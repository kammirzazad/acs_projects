==> flow/design.v <==
module multiplier ( input  wire clk, start, is_signed,
                    input  wire [31:0] a, b, 
                    output wire [63:0] s
                   );
reg  is_signed_reg;
reg  [31:0] a_reg;
reg  enable;					
reg  [ 4:0] count ;
reg  [66:0] accumulator ;  
wire IsZero, IsDouble, IsNegative ;
wire [33:0] a_0, a_1, a_2 ;  
wire [33:0] Sum ;
always@(posedge clk)
   if( start )
	 begin
	  a_reg         <=  a;
	  enable        <=  1;
	  is_signed_reg <= is_signed;
	  if( is_signed )
	   count <= 15;  
	  else
	   count <= 16;  
	 end 
	else if ( count != 5'b0 )
	 begin
	  count  <= (count  - 1);  
	  enable <= (count != 0); 
	 end
	else
	  enable <= 0;
always@(posedge clk)
   if( start )        
    accumulator <= { 32'b0, 2'b0,  b, 1'b0};
   else if ( enable ) 
    accumulator <= { Sum[33:0], accumulator[34:2]};  
 assign a_0[33:0] = (IsDouble)? {{(is_signed_reg)? a_reg[31] : 1'b0}, a_reg[31:0], 1'b0} : { {2{(is_signed_reg)? a_reg[31] : 1'b0}}, a_reg[31:0]};
 assign a_1[33:0] = a_0 ^ {34{IsNegative}};
 assign a_2[33:0] = a_1 & {34{~IsZero   }};
 assign   s[63:0] = is_signed_reg? accumulator[66:3] : accumulator[64:1] ;
 FullAdder    module0( a_2[33:0], { {2{accumulator[66]} }, accumulator[66:35]}, (IsNegative)&(~IsZero), Sum);
 BoothEncoder module1( accumulator[2:0], IsZero, IsDouble, IsNegative);
endmodule 
module BoothEncoder( input wire [2:0] in, output wire IsZero, IsDouble, IsNegative);
  assign IsZero     = (in == 3'b000)|(in == 3'b111);
  assign IsDouble   = (in == 3'b011)|(in == 3'b100);  
  assign IsNegative =  in[2]; 
endmodule
module FullAdder   ( input wire [33:0] In1,In2, input wire Cin, output wire [33:0] Sum);  
  assign Sum[33:0] = In1[33:0] + In2[33:0] + { 33'b0 , Cin } ;						
endmodule
# Step by step through the tools: multiplier

Tool output for the design above, in the order of the flow.
Lines are those of the file above, counted from 1.
Operators carry their Yosys type and port widths (W data, S select, Z words).
Cell names lack the library's common part.
Not given: n/a

Top module: multiplier
Clock: clk
Library: sky130hd
Corner: tt_025C_1v80

# After elaboration

Source: Yosys, flattened and elaborated, memories not mapped. Widths are those after wreduce. Registers that Yosys merges into a memory's read port (data or address) are not register bits. Print and check cells do not count. Equal cells are merged and count once.

Input port bits: 67
Register bits after elaboration: 106
Output and inout port bits: 64
Word-level cells: 31

Multiplexer cells: 9
Reductions and logical operators: 4
Add/sub/neg operators: 3
Bitwise gates (word level): 6
Equal/unequal tests: 3

Operators by type and width:

| kind                  | count |
| $mux W33              | 3 |
| $mux W64              | 1 |
| $add A34 B1 Y34       | 1 |
| $add A34 B34 Y34      | 1 |
| $and A34 B34 Y34      | 1 |
| $xor A34 B34 Y34      | 1 |
| $mux W5               | 3 |
| $eq A3 B3 Y1 const B  | 2 |
| $sub A5 B1 Y5 const B | 1 |
| $reduce_bool A5 Y1    | 1 |
| $reduce_bool A2 Y1    | 2 |
| $eq A3 B2 Y1 const B  | 1 |
| $logic_not A3 Y1      | 1 |
| $or A1 B1 Y1          | 2 |
| $mux W1               | 2 |
| $and A1 B1 Y1         | 1 |
| $not A1 Y1            | 1 |

# Logic depth

Longest topological path by Yosys (ltp), each cell counted once; first at word level (registers and memories cut), then after technology mapping (sequential cells cut; the memories' decode and read muxes count).

Depth in word-level cells: 7
ABC_AREA: 1
Mapped depth: 24
Mapped depth without buffers: 23

# Synthesis result

Yosys stat after the flow's synthesis: flattened, memories mapped to cells. It holds for the ABC_AREA given above (unset counts as 0); a run with the other value may have another netlist.

Cells in the netlist: 1098
Flip-flops: 106
Buffer cells: 43
Chip area (Yosys): 0.0075097 mm^2
Sequential part of the area: 0.0028227 mm^2

Cell types:

| cell     | count | total area (um^2) |
| edfxtp_1 | 70    | 2.1E+03 |
| nand2_1  | 351   | 1.32E+03 |
| dfxtp_1  | 36    | 720.691 |
| inv_1    | 161   | 604.33 |
| o21ai_0  | 111   | 555.533 |
| ha_1     | 34    | 425.408 |
| a21oi_1  | 58    | 290.278 |
| nor2_1   | 76    | 285.274 |
| nand3_1  | 42    | 210.202 |
| a22oi_1  | 23    | 172.666 |
| o21ai_1  | 24    | 120.115 |
| xnor2_1  | 13    | 113.859 |
| o22ai_1  | 15    | 93.84 |
| clkbuf_1 | 24    | 90.086 |
| xor2_1   | 6     | 52.55 |
| buf_2    | 10    | 50.048 |
| fa_1     | 2     | 40.038 |
| nand3b_1 | 5     | 37.536 |

Other cell types: 18; their cells: 37.

# Worst setup path after synthesis

Path of least setup slack by OpenSTA after synthesis, without wires, with an ideal clock, recovery checks aside; 20% of the period is set as input and as output delay. Where synthesis merged equal registers, the netlist keeps one of their names.

Kind: flip-flop to flip-flop
Start: register accumulator[1]
End: register accumulator[65]
Arrival time: 2.773 ns
Data required time: 4.586 ns
Stages on the path: 22
Period: 4.7 ns
Path buffers: 1
Path delay: 2.887 ns
Setup time: 0.114 ns
Path slack: 1.813 ns
Launch time at the first pin: 0.000 ns
Period reached after synthesis: 2.887 ns

"path delay" is the arrival time less input delay plus setup time.
"stages on the path": output pins that drive a net of the path, with the launching flip-flop's if there is one; two outputs of one cell count as two.
"period reached after synthesis" is the clock period less the worst setup slack; recovery checks do not enter. This is arithmetic on one report: input and output delays are still those of the set period (20% each).
The rows between start and end are the longest chain of elaborated cells between them; the timing report does not say that the signal goes this way. Where chains are equally long, one stands for them.
A line is the first line of the expression or statement that the cell stems from. Yosys adds cells for indexed reads and writes and turns some case tables into memories.

Cell sequence: edfxtp_1 inv_1 nand2_1 nand2_1 o21ai_4 buf_2 a311oi_1 fa_1 inv_1 fa_1 inv_1 nand2_1 o21ai_2 nand2_1 nand2_1 nand2_1 nand2_1 nand2_1 nand2_1 nand2_1 nand3_1 nand2_1
Length of the longest elaborated chain: 7
Elaborated cells on any way between the ends: 13
Classes of those cells: 2 x add/sub; 3 x eq/ne; 1 x mux; 6 x logic; 1 x reduce/logical

RTL lines, path after synthesis:

| what             | line | source |
| start, declared  | 9    | `reg  [66:0] accumulator ;` |
| start, assigned  | 33   | `accumulator <= { 32'b0, 2'b0,  b, 1'b0};` |
| start, assigned  | 35   | `accumulator <= { Sum[33:0], accumulator[34:2]};` |
| $eq A3 B2 Y1     | 45   | `assign IsDouble   = (in == 3'b011)\|(in == 3'b100);` |
| $or A1 B1 Y1     | 45   |  |
| $mux W33         | 36   | `assign a_0[33:0] = (IsDouble)? {{(is_signed_reg)? a_reg[31] : 1'b0}, a_reg[31:0], 1'b0} : { {2{(is_signed_reg) ...` |
| $xor A34 B34 Y34 | 37   | `assign a_1[33:0] = a_0 ^ {34{IsNegative}};` |
| $and A34 B34 Y34 | 38   | `assign a_2[33:0] = a_1 & {34{~IsZero   }};` |
| $add A34 B34 Y34 | 49   | `assign Sum[33:0] = In1[33:0] + In2[33:0] + { 33'b0 , Cin } ;` |
| $add A34 B1 Y34  | 49   |  |
| end, assigned    | 33   |  |
| end, assigned    | 35   |  |
| end, declared    | 9    |  |

# Timing after layout

From the final timing report of flow run 1: the path of least setup slack in the routed layout; clock arrival at registers is part of the times.

Kind: flip-flop to flip-flop
Start: register accumulator[2]
End: register accumulator[46]
Stages on the path: 16
Setup time: 0.13 ns
Path buffers: 1
Launch time at the first pin: 0.38 ns
Arrival time: 3.62 ns
Data required time: 4.66 ns
Period: 4.43 ns
Path slack: 1.04 ns

The rows between start and end are the longest chain of elaborated cells between them; the timing report does not say that the signal goes this way. Where chains are equally long, one stands for them.

Cell sequence: edfxtp_1 o21ai_4 buf_12 nand2_1 o21ai_1 nand2_1 a22oi_1 ha_1 nand2_1 inv_1 a21oi_1 nor2_1 nor2_1 nand2_1 xnor2_1 o22ai_1
Length of the longest elaborated chain: 7
Elaborated cells on any way between the ends: 13
Classes of those cells: 2 x add/sub; 3 x eq/ne; 1 x mux; 6 x logic; 1 x reduce/logical

RTL lines, path post-layout:

| what             | line | source |
| start, declared  | 9    | `reg  [66:0] accumulator ;` |
| start, assigned  | 33   | `accumulator <= { 32'b0, 2'b0,  b, 1'b0};` |
| start, assigned  | 35   | `accumulator <= { Sum[33:0], accumulator[34:2]};` |
| $eq A3 B2 Y1     | 45   | `assign IsDouble   = (in == 3'b011)\|(in == 3'b100);` |
| $or A1 B1 Y1     | 45   |  |
| $mux W33         | 36   | `assign a_0[33:0] = (IsDouble)? {{(is_signed_reg)? a_reg[31] : 1'b0}, a_reg[31:0], 1'b0} : { {2{(is_signed_reg) ...` |
| $xor A34 B34 Y34 | 37   | `assign a_1[33:0] = a_0 ^ {34{IsNegative}};` |
| $and A34 B34 Y34 | 38   | `assign a_2[33:0] = a_1 & {34{~IsZero   }};` |
| $add A34 B34 Y34 | 49   | `assign Sum[33:0] = In1[33:0] + In2[33:0] + { 33'b0 , Cin } ;` |
| $add A34 B1 Y34  | 49   |  |
| end, assigned    | 33   |  |
| end, assigned    | 35   |  |
| end, declared    | 9    |  |

Subject: multiplier on sky130hd, stored results

Hello all,

Design multiplier on sky130hd. What follows are 2 stored runs of the flow, each under its own settings; their order means nothing. The constraints put input and output delay at 20% of the set period each and load the outputs with 0.01 pF.
"achieved period" = clock period - worst setup slack. The figure is calculated, with input and output delays left at 20% of the set period.
"critical path time" is the time allowed to the run's worst setup path (the clock period less input and output delay, where it has them) less its slack. Clock arrival times count: a late capture clock shortens it, a late launch clock lengthens it.
"overall power": no workload was simulated; the value follows from the tool's default switching activity.
A setting shown as . is not set for that run.
Among the results, . means that no value is shown for the run.

| name                                      | flow run 1             | flow run 2 |
| period_ns                                 | 4.43                   | 2.63       |
| CORE_UTILIZATION                          | 22                     | 42         |
| SETUP_SLACK_MARGIN                        | 0.31                   | .          |
| PLACE_DENSITY_LB_ADDON                    | 0.06                   | .          |
| CORE_ASPECT_RATIO                         | 0.83                   | 1.2        |
| TNS_END_PERCENT                           | 95                     | 85         |
| ABC_AREA                                  | 1                      | 1          |
| CTS_CLUSTER_SIZE                          | 67                     | .          |
| CTS_CLUSTER_DIAMETER                      | 204                    | .          |
| SLEW_MARGIN                               | 5                      | 20         |
| CAP_MARGIN                                | 20                     | 0          |
| CORE_MARGIN                               | 2                      | 6          |
| PLACE_DENSITY                             | .                      | 0.77       |
| CELL_PAD_IN_SITES_GLOBAL_PLACEMENT        | .                      | 0          |
| CELL_PAD_IN_SITES_DETAIL_PLACEMENT        | .                      | 1          |
| GPL_ROUTABILITY_DRIVEN                    | .                      | 1          |
| MAX_ROUTING_LAYER                         | .                      | met5       |
| total negative setup slack (ns)           | 0.000                  | .          |
| worst hold slack in the final report (ns) | 0.488                  | .          |
| overall power (W)                         | 0.004974               | .          |
| Yosys chip area after synthesis (mm^2)    | 0.0075097              | .          |
| achieved period (ns)                      | 3.391                  | .          |
| critical path time (ns)                   | 3.39                   | .          |
| critical path type                        | flip-flop to flip-flop | .          |
| final utilization (%)                     | 28.5                   | .          |
| lowest setup slack (ns)                   | 1.039                  | .          |
| standard-cell area after layout (mm^2)    | 0.0095767              | .          |
| full die area (mm^2)                      | 0.0356349              | .          |

Flow run 2: no results, routing failed with DPL-0033

Thanks
